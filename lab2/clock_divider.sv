==> flow/design.v <==
module clock_divider #(
        parameter BASESPEED = 50000000  
) (
        input clk,
        input [$clog2(1000000) - 1:0] speed,  
        input rst,
        output logic outClk
);
        logic [$clog2(BASESPEED) - 1:0] ratio;
        logic [$clog2(BASESPEED) - 1:0] counter;
        logic outClk_d;
        assign ratio = BASESPEED / speed;  
        always_comb begin
                if (rst) begin
                        outClk_d = 0;
                end else if (counter < (ratio / 2)) begin
                        outClk_d = 0;
                end else begin
                        outClk_d = 1;
                end
        end
        always @(posedge clk) begin
                if (rst) begin
                        counter <= 0;
                end else begin
                        if (counter < (ratio - 1)) begin
                                counter <= counter + 1;
                        end else begin
                                counter <= 0;
                        end
                end
                outClk <= outClk_d;
        end
endmodule
* Tool chain data of clock_divider
The steps from the RTL of clock_divider to its reports follow in flow order. Line numbers count from 1 in the design file above. A cell with - has no value.
Design: top module clock_divider, clock port clk, standard-cell library sky130hd, corner tt_025C_1v80

* Word-level counts
Counts by Yosys on the flattened word-level netlist (proc, flatten, opt, wreduce; memories kept). Register bits leave out memories and registers merged into their read ports (data or address); mux counts leave out enables and synchronous resets folded into registers. Print and check cells are left out. Cells with the same type and inputs are merged into one.
Cells by class: $add $sub $neg 2, div/mod/pow operators 1, $lt $le $gt $ge 2, muxes and demuxes 1, bitwise gates (word level) 1, reductions and logical operators 1
Operators by type and width (count):
- 26-bit by 20-bit divider with 32-bit output with constant A | 1
- 26-bit by 32-bit < comparator with 1-bit output | 1
- 26-bit by 1-bit subtractor with 27-bit output with constant B | 1
- 26-bit by 1-bit adder with 26-bit output with constant B | 1
- 26-bit by 25-bit < comparator with 1-bit output | 1
- 2-bit OR reduction | 1
- 1-bit inverter | 1
- 1-bit two-way mux | 1
Word-level totals: flip-flop bits (word level) 27, input port bits 22, output and inout port bits 1, cells after elaboration 10

* Longest topological paths
Depth = most cells in a row (Yosys ltp): at word level without a register or memory, in the mapped netlist without a sequential cell, where the memories' decode and read muxes count.
Depth: depth in word-level cells 5, ABC_AREA 0, depth in mapped cells 448

* Mapped cells and area
Source: synth_stat.txt of the flow (Yosys; design flattened, memories mapped). It holds for the ABC_AREA given above (unset counts as 0); a run with the other value may have another netlist. The area totals of this step are shown rounded.
Mapped netlist: standard cells after synthesis 4181, mapped area 0.02903 mm2, sequential area 0.0005405 mm2, mapped flip-flops 27
Cell types (count):
- sky130_fd_sc_hd__ha_1 | 468
- sky130_fd_sc_hd__xnor2_1 | 211
- sky130_fd_sc_hd__a21oi_1 | 357
- sky130_fd_sc_hd__nor2_1 | 405
- sky130_fd_sc_hd__nand2_1 | 371
- sky130_fd_sc_hd__o21ai_0 | 270
- sky130_fd_sc_hd__a21o_1 | 153
- sky130_fd_sc_hd__mux2_2 | 100
- sky130_fd_sc_hd__o21a_1 | 146
- sky130_fd_sc_hd__xor2_1 | 108
- sky130_fd_sc_hd__o31ai_1 | 101
- sky130_fd_sc_hd__nor3_1 | 135
- sky130_fd_sc_hd__inv_1 | 170
- sky130_fd_sc_hd__nand2b_1 | 93
- sky130_fd_sc_hd__dfxtp_1 | 27
- sky130_fd_sc_hd__nand3_1 | 95
- sky130_fd_sc_hd__mux2i_1 | 41
- sky130_fd_sc_hd__o211ai_1 | 47
Not listed: further types 97, cells in them 883.

* Timing after synthesis
Path of least setup slack by OpenSTA after synthesis, without wires, with an ideal clock, recovery checks aside; 20% of the period is set as input and as output delay. Where synthesis merged equal registers, the netlist keeps one of their names.
Path post-synthesis: path type input port to flip-flop, start in speed[10], end reg counter[10], clock period 235.0 ns, external input delay 47.000 ns, library setup time 0.062 ns, launch time at the first pin 47.000 ns, arrival 129.387 ns, required time 234.938 ns, setup slack 105.551 ns, path delay 82.449 ns, stages 424, path buffers 50, period reached after synthesis 129.449 ns
"path delay" = arrival - input delay + setup time. "stages" counts driving pins, that of a launching flip-flop among them; a cell with two outputs on the path counts twice. "period reached after synthesis" is the clock period less the worst setup slack; recovery checks do not enter. This is arithmetic on one report: input and output delays are still those of the set period (20% each). Between the ends stands the longest chain of elaborated cells between them, by number of cells; it is not shown to be the way that was timed. Of several equally long chains one is given. A line is the first line of the expression or statement that the cell stems from. Yosys adds cells for indexed reads and writes and turns some case tables into memories. At most two assigning lines are given for a register; there are more.
Between the ends, post-synthesis: cells stage by stage sky130_fd_sc_hd__or3_1 > sky130_fd_sc_hd__or4_4 > sky130_fd_sc_hd__nor3_2 > sky130_fd_sc_hd__nand3_1 > sky130_fd_sc_hd__nor2_1 > sky130_fd_sc_hd__ha_1 > sky130_fd_sc_hd__mux2_2 > sky130_fd_sc_hd__a211oi_1 > sky130_fd_sc_hd__ha_1 > sky130_fd_sc_hd__a21o_1 > sky130_fd_sc_hd__a31oi_2 > sky130_fd_sc_hd__mux2i_1 > sky130_fd_sc_hd__a211oi_1 > sky130_fd_sc_hd__ha_1 > sky130_fd_sc_hd__and3_1 > sky130_fd_sc_hd__a221o_1 > sky130_fd_sc_hd__nand2_1 > sky130_fd_sc_hd__nor2_1 > [388 not listed] > sky130_fd_sc_hd__xnor2_1 > sky130_fd_sc_hd__ha_1 > sky130_fd_sc_hd__a21o_1 > sky130_fd_sc_hd__a21oi_1 > sky130_fd_sc_hd__nor2b_1 > sky130_fd_sc_hd__o21ai_0 > sky130_fd_sc_hd__nand2b_1 > sky130_fd_sc_hd__a21oi_1 > sky130_fd_sc_hd__nor2b_1 > sky130_fd_sc_hd__o21ai_0 > sky130_fd_sc_hd__nand2b_1 > sky130_fd_sc_hd__a21oi_1 > sky130_fd_sc_hd__o221ai_1 > sky130_fd_sc_hd__or2_2 > sky130_fd_sc_hd__o41a_1 > sky130_fd_sc_hd__buf_6 > sky130_fd_sc_hd__buf_6 > sky130_fd_sc_hd__nor2_2, length of the longest elaborated chain 5, elaborated cells between the ends (all ways) 5, those cells by class 1 x add/sub; 1 x div; 1 x compare; 1 x logic; 1 x reduce/logical
RTL lines, path post-synthesis:
- start: declaration | line 5 | input [$clog2(1000000) - 1:0] speed,
- 26-bit by 20-bit divider with 32-bit output | line 12 | assign ratio = BASESPEED / speed;
- 26-bit by 1-bit subtractor with 27-bit output | line 26 | if (counter < (ratio - 1)) begin
- 26-bit by 32-bit < comparator with 1-bit output | line 26
- 1-bit inverter
- 2-bit OR reduction
- end: assignment | line 24 | counter <= 0;
- end: assignment | line 27 | counter <= counter + 1;
- end: declaration | line 10 | logic [$clog2(BASESPEED) - 1:0] counter;

* Worst path after layout
From the final timing report of stored run 1: the path of least setup slack in the routed layout; clock arrival at registers is part of the times.
Path post-layout: path type input port to flip-flop, start in speed[19], end reg counter[22], clock period 180.0 ns, external input delay 36.00 ns, library setup time 0.07 ns, launch time at the first pin 36.00 ns, arrival 133.35 ns, required time 180.20 ns, setup slack 46.85 ns, stages 403, path buffers 10
Between the ends stands the longest chain of elaborated cells between them, by number of cells; it is not shown to be the way that was timed. Of several equally long chains one is given. At most two assigning lines are given for a register; there are more.
Between the ends, post-layout: cells stage by stage sky130_fd_sc_hd__clkdlybuf4s50_1 > sky130_fd_sc_hd__nor3_2 > sky130_fd_sc_hd__nand2_1 > sky130_fd_sc_hd__nor3_2 > sky130_fd_sc_hd__nand3_1 > sky130_fd_sc_hd__nor2_1 > sky130_fd_sc_hd__ha_1 > sky130_fd_sc_hd__mux2_2 > sky130_fd_sc_hd__a211oi_1 > sky130_fd_sc_hd__ha_1 > sky130_fd_sc_hd__a21o_1 > sky130_fd_sc_hd__a31oi_2 > sky130_fd_sc_hd__mux2i_1 > sky130_fd_sc_hd__a211oi_1 > sky130_fd_sc_hd__ha_1 > sky130_fd_sc_hd__and3_1 > sky130_fd_sc_hd__a221o_1 > sky130_fd_sc_hd__nand2_1 > [367 not listed] > sky130_fd_sc_hd__nand2_1 > sky130_fd_sc_hd__xnor2_1 > sky130_fd_sc_hd__ha_1 > sky130_fd_sc_hd__a21o_1 > sky130_fd_sc_hd__a21oi_1 > sky130_fd_sc_hd__nor2b_1 > sky130_fd_sc_hd__o21ai_0 > sky130_fd_sc_hd__nand2b_1 > sky130_fd_sc_hd__a21oi_1 > sky130_fd_sc_hd__nor2b_1 > sky130_fd_sc_hd__o21ai_0 > sky130_fd_sc_hd__nand2b_1 > sky130_fd_sc_hd__a21oi_1 > sky130_fd_sc_hd__o221ai_1 > sky130_fd_sc_hd__or2_2 > sky130_fd_sc_hd__o41a_1 > sky130_fd_sc_hd__buf_4 > sky130_fd_sc_hd__nor2_1, length of the longest elaborated chain 5, elaborated cells between the ends (all ways) 5, those cells by class 1 x add/sub; 1 x div; 1 x compare; 1 x logic; 1 x reduce/logical
RTL lines, path post-layout:
- start: declaration | line 5 | input [$clog2(1000000) - 1:0] speed,
- 26-bit by 20-bit divider with 32-bit output | line 12 | assign ratio = BASESPEED / speed;
- 26-bit by 1-bit subtractor with 27-bit output | line 26 | if (counter < (ratio - 1)) begin
- 26-bit by 32-bit < comparator with 1-bit output | line 26
- 1-bit inverter
- 2-bit OR reduction
- end: assignment | line 24 | counter <= 0;
- end: assignment | line 27 | counter <= counter + 1;
- end: declaration | line 10 | logic [$clog2(BASESPEED) - 1:0] counter;

==> results <==
Measured data: module clock_divider, platform sky130hd, 2 stored runs of the flow under differing settings, order arbitrary. Input and output delays are each 20% of the period that was set; the output load is 0.01 pF.
"clock period achieved" = clock period - worst setup slack. The figure is calculated, with input and output delays left at 20% of the set period.
"worst path time": the worst setup path's part of the clock period (all of it between registers, 20% less for each end at a port) less its slack. A launch clock that arrives late makes it longer, a capture clock that arrives late makes it shorter.
Results are given in rounded form.

[stored run 1] flow files
==> flow/run.sh <==
#!/bin/bash
# the make line also repeats the synthesis and layout settings of config.mk as NAME=value (left out here)
make -C /OpenROAD-flow-scripts/flow DESIGN_CONFIG=/design/flow/config.mk WORK_HOME=/design/flow/orfs CLKGATE_MAP_FILE= finish
==> flow/config.mk <==
export PLATFORM = sky130hd
export DESIGN_NAME = clock_divider
export DESIGN_NICKNAME = clock_divider
export VERILOG_FILES = /design/flow/design.v
export SDC_FILE = /design/flow/constraint.sdc
export NUM_CORES = 4
export LEC_CHECK = 0
export ABC_AREA = 0
export CAP_MARGIN = 20
export CORE_ASPECT_RATIO = 0.99
export CORE_MARGIN = 5
export CORE_UTILIZATION = 39
export CTS_CLUSTER_SIZE = 11
export GPL_ROUTABILITY_DRIVEN = 0
export PLACE_DENSITY = 0.93
export SETUP_SLACK_MARGIN = -2.0
export SLEW_MARGIN = 20
==> flow/constraint.sdc <==
create_clock -name core_clock -period 180.0 [get_ports {clk}]
set_input_delay 36.0000 -clock core_clock [delete_from_list [all_inputs] [get_ports {clk}]]
set_output_delay 36.0000 -clock core_clock [all_outputs]
set_load 0.01 [all_outputs]

[stored run 1] result: cell area after synthesis 0.02903 mm2; area of the die 0.08 mm2; standard-cell area after routing 0.0303 mm2; utilization 41.1 %; setup slack of the worst path 46.85 ns; setup total negative slack 0.000 ns; worst hold slack after layout 0.608 ns; clock period achieved 133.155 ns; worst path time 97.15 ns; worst setup path kind input port to flip-flop

[stored run 2] flow files
==> flow/run.sh <==
#!/bin/bash
# the make line also repeats the synthesis and layout settings of config.mk as NAME=value (left out here)
make -C /OpenROAD-flow-scripts/flow DESIGN_CONFIG=/design/flow/config.mk WORK_HOME=/design/flow/orfs CLKGATE_MAP_FILE= finish
==> flow/config.mk <==
export PLATFORM = sky130hd
export DESIGN_NAME = clock_divider
export DESIGN_NICKNAME = clock_divider
export VERILOG_FILES = /design/flow/design.v
export SDC_FILE = /design/flow/constraint.sdc
export NUM_CORES = 4
export LEC_CHECK = 0
export CAP_MARGIN = 20
export CORE_MARGIN = 2
export CORE_UTILIZATION = 20
export CTS_CLUSTER_DIAMETER = 334
export GPL_ROUTABILITY_DRIVEN = 0
export GPL_TIMING_DRIVEN = 1
export PLACE_DENSITY_LB_ADDON = 0.29
export SETUP_SLACK_MARGIN = -2.0
export SLEW_MARGIN = 20
==> flow/constraint.sdc <==
create_clock -name core_clock -period 202.0 [get_ports {clk}]
set_input_delay 40.4000 -clock core_clock [delete_from_list [all_inputs] [get_ports {clk}]]
set_output_delay 40.4000 -clock core_clock [all_outputs]
set_load 0.01 [all_outputs]

[stored run 2] result: cell area after synthesis 0.02903 mm2; area of the die 0.1482 mm2; standard-cell area after routing 0.03156 mm2; utilization 21.9 %; setup slack of the worst path 65.24 ns; setup total negative slack 0.000 ns; worst hold slack after layout 0.599 ns; clock period achieved 136.759 ns; worst path time 96.36 ns; worst setup path kind input port to flip-flop
